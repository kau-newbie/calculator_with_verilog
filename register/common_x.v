==> flow/design.v <==
module co_x(  
    input clk,
    input rst,
    input [7:0]x,
    input from_mul,  
    input from_div,
    input from_sqr,
    output reg [3:0]to_ALU,
    output reg [3:0]to_multicand,
    output reg [7:0] to_dividend
);
localparam toALU = 3'b000;
localparam toMUL = 3'b100;
localparam toDIV = 3'b010;
localparam toSQR = 3'b001;
always@(posedge clk or posedge rst)begin
    if(rst)begin
        {to_ALU, to_multicand, to_dividend} <= 16'b0;
    end
    else begin
        case ({from_mul, from_div, from_sqr})
            toALU : begin
                {to_ALU, to_multicand, to_dividend} <= {x[3:0] , 12'b0};
            end
            toMUL : begin
                {to_ALU, to_multicand, to_dividend} <= {4'b0, x[3:0], 8'b0};
            end
            toDIV : begin
                {to_ALU, to_multicand, to_dividend} <= {4'b0, 4'b0, x[0], x[1], x[2], x[3], x[4], x[5], x[6], x[7]};
            end
            toSQR :begin
                {to_ALU, to_multicand, to_dividend} <= {to_ALU, to_multicand, to_dividend};
            end
            default : begin
                {to_ALU, to_multicand, to_dividend} <= {to_ALU, to_multicand, to_dividend};
            end
        endcase
    end
end
endmodule
[From RTL to reports: co_x]
What the tools print for co_x, step after step.
Line numbers count from 1 in the design file above.
Operators: Yosys type, input widths -> output width; for muxes data width and select width s.
Cell names lack the library's common part.
The mark -- stands for no value.
Design
  top: co_x
  clock port: clk
  cell library: sky130hd
  corner: tt_025C_1v80

[After elaboration]
Source: Yosys, flattened and elaborated, memories not mapped. Widths are those after wreduce. Registers that Yosys merges into a memory's read port (data or address) are not register bits. Print and check cells do not count. Equal cells are merged and count once.
Word-level totals
  register bits after elaboration: 16
  bits of input ports: 13
  output and inout bits: 16
Cells by class
  equal/unequal tests: 2
  multiplexer cells: 1
  reduce/logical cells: 2
Operators with widths (number)
  $pmux 16 s3: 1
  $eq 3x2->1 const B: 1
  $eq 3x3->1 const B: 1
  $logic_not 3->1: 1
  $reduce_bool 3->1: 1

[Logic depth]
Longest topological path by Yosys (ltp), each cell counted once; first at word level (registers and memories cut), then after technology mapping (sequential cells cut; the memories' decode and read muxes count).
Depth
  depth after elaboration: 2
  ABC_AREA: 1
  depth in mapped cells: 5
  mapped depth without buffers: 3

[Mapped cells and area]
The flow's flattened synthesis, as Yosys stat reports it; memories are mapped. The netlist is that of the ABC_AREA named above (0 if unset); the other value can give another one.
Mapped netlist
  standard cells after synthesis: 72
  mapped area: 670.6 µm²
  sequential part of the area: 400.4 µm²
  mapped flip-flops: 16
Cells by type
  dfrtp_1: number 16, area in all 400.384 µm²
  nand2_1: number 32, area in all 120.115 µm²
  nand4_1: number 8, area in all 50.048 µm²
  nand3_1: number 8, area in all 40.038 µm²
  buf_6: number 2, area in all 22.522 µm²
  a21o_4: number 1, area in all 15.014 µm²
  inv_1: number 3, area in all 11.261 µm²
  nor2_2: number 1, area in all 6.256 µm²
  buf_2: number 1, area in all 5.005 µm²

[Timing after synthesis]
Path of least setup slack by OpenSTA after synthesis, without wires, with an ideal clock, recovery checks aside; 20% of the period is set as input and as output delay. Where synthesis merged equal registers, the netlist keeps one of their names.
Path post-synthesis
  path type: input to register
  start point: input port from_div
  end point: register to_dividend[0]
  period: 933 ps
  launch time at the first pin: 187 ps
  data arrival time: 733 ps
  setup slack: 83 ps
  delay of the path: 663 ps
  driving pins on the path: 5
  path buffers: 2
  synthesis period reached: 850 ps
"delay of the path" is the arrival time less input delay plus setup time.
"driving pins on the path": output pins that drive a net of the path, with the launching flip-flop's if there is one; two outputs of one cell count as two.
"synthesis period reached" = period - worst setup slack (recovery checks aside). The figure is calculated, with input and output delays left at 20% of the set period.
The rows between start and end are the longest chain of elaborated cells between them; the timing report does not say that the signal goes this way. Where chains are equally long, one stands for them.
Each line given opens the expression or statement behind the cell; cells for indexed reads and writes are added by Yosys, which also makes memories of some case tables.
Between the ends, post-synthesis
  path through: buf_6 a21o_4 buf_6 nand2_1 nand2_1
  length of the longest elaborated chain: 2
  elaborated cells on any way between the ends: 5
  source lines of those cells: 1
  those cells by class: 2 x eq/ne; 1 x mux; 2 x reduce/logical
RTL lines, path post-synthesis
  start: declaration: RTL line 6  | input from_div,
  $eq 3x2->1: RTL line 21  | case ({from_mul, from_div, from_sqr})
  $pmux 16 s3: RTL line 21
  end: declaration: RTL line 10  | output reg [7:0] to_dividend

==> runs of co_x <==
co_x: 2 stored runs of the Yosys and OpenROAD flow on sky130hd. The settings differ; the order carries no meaning. The constraints put input and output delay at 20% of the set period each and load the outputs with 0.01 pF.
[flow run A] settings: period_ns=0.721, CORE_UTILIZATION=52, PLACE_DENSITY_LB_ADDON=0.25, HOLD_SLACK_MARGIN=0.04, CELL_PAD_IN_SITES_GLOBAL_PLACEMENT=3, TNS_END_PERCENT=15, ABC_AREA=1, CTS_CLUSTER_SIZE=27, CTS_CLUSTER_DIAMETER=42, SLEW_MARGIN=40, CAP_MARGIN=20, CORE_MARGIN=2
[flow run A] result: did not finish, placement stopped with FLW-0024
[flow run B] settings: period_ns=0.956, CORE_UTILIZATION=32, PLACE_DENSITY_LB_ADDON=0.14, CELL_PAD_IN_SITES_DETAIL_PLACEMENT=2, TNS_END_PERCENT=90, GPL_TIMING_DRIVEN=1, GPL_ROUTABILITY_DRIVEN=0, MIN_ROUTING_LAYER=met1, CAP_MARGIN=20, CORE_MARGIN=2, SLEW_MARGIN=20
[flow run B] result: did not finish, routing stopped with DPL-0033
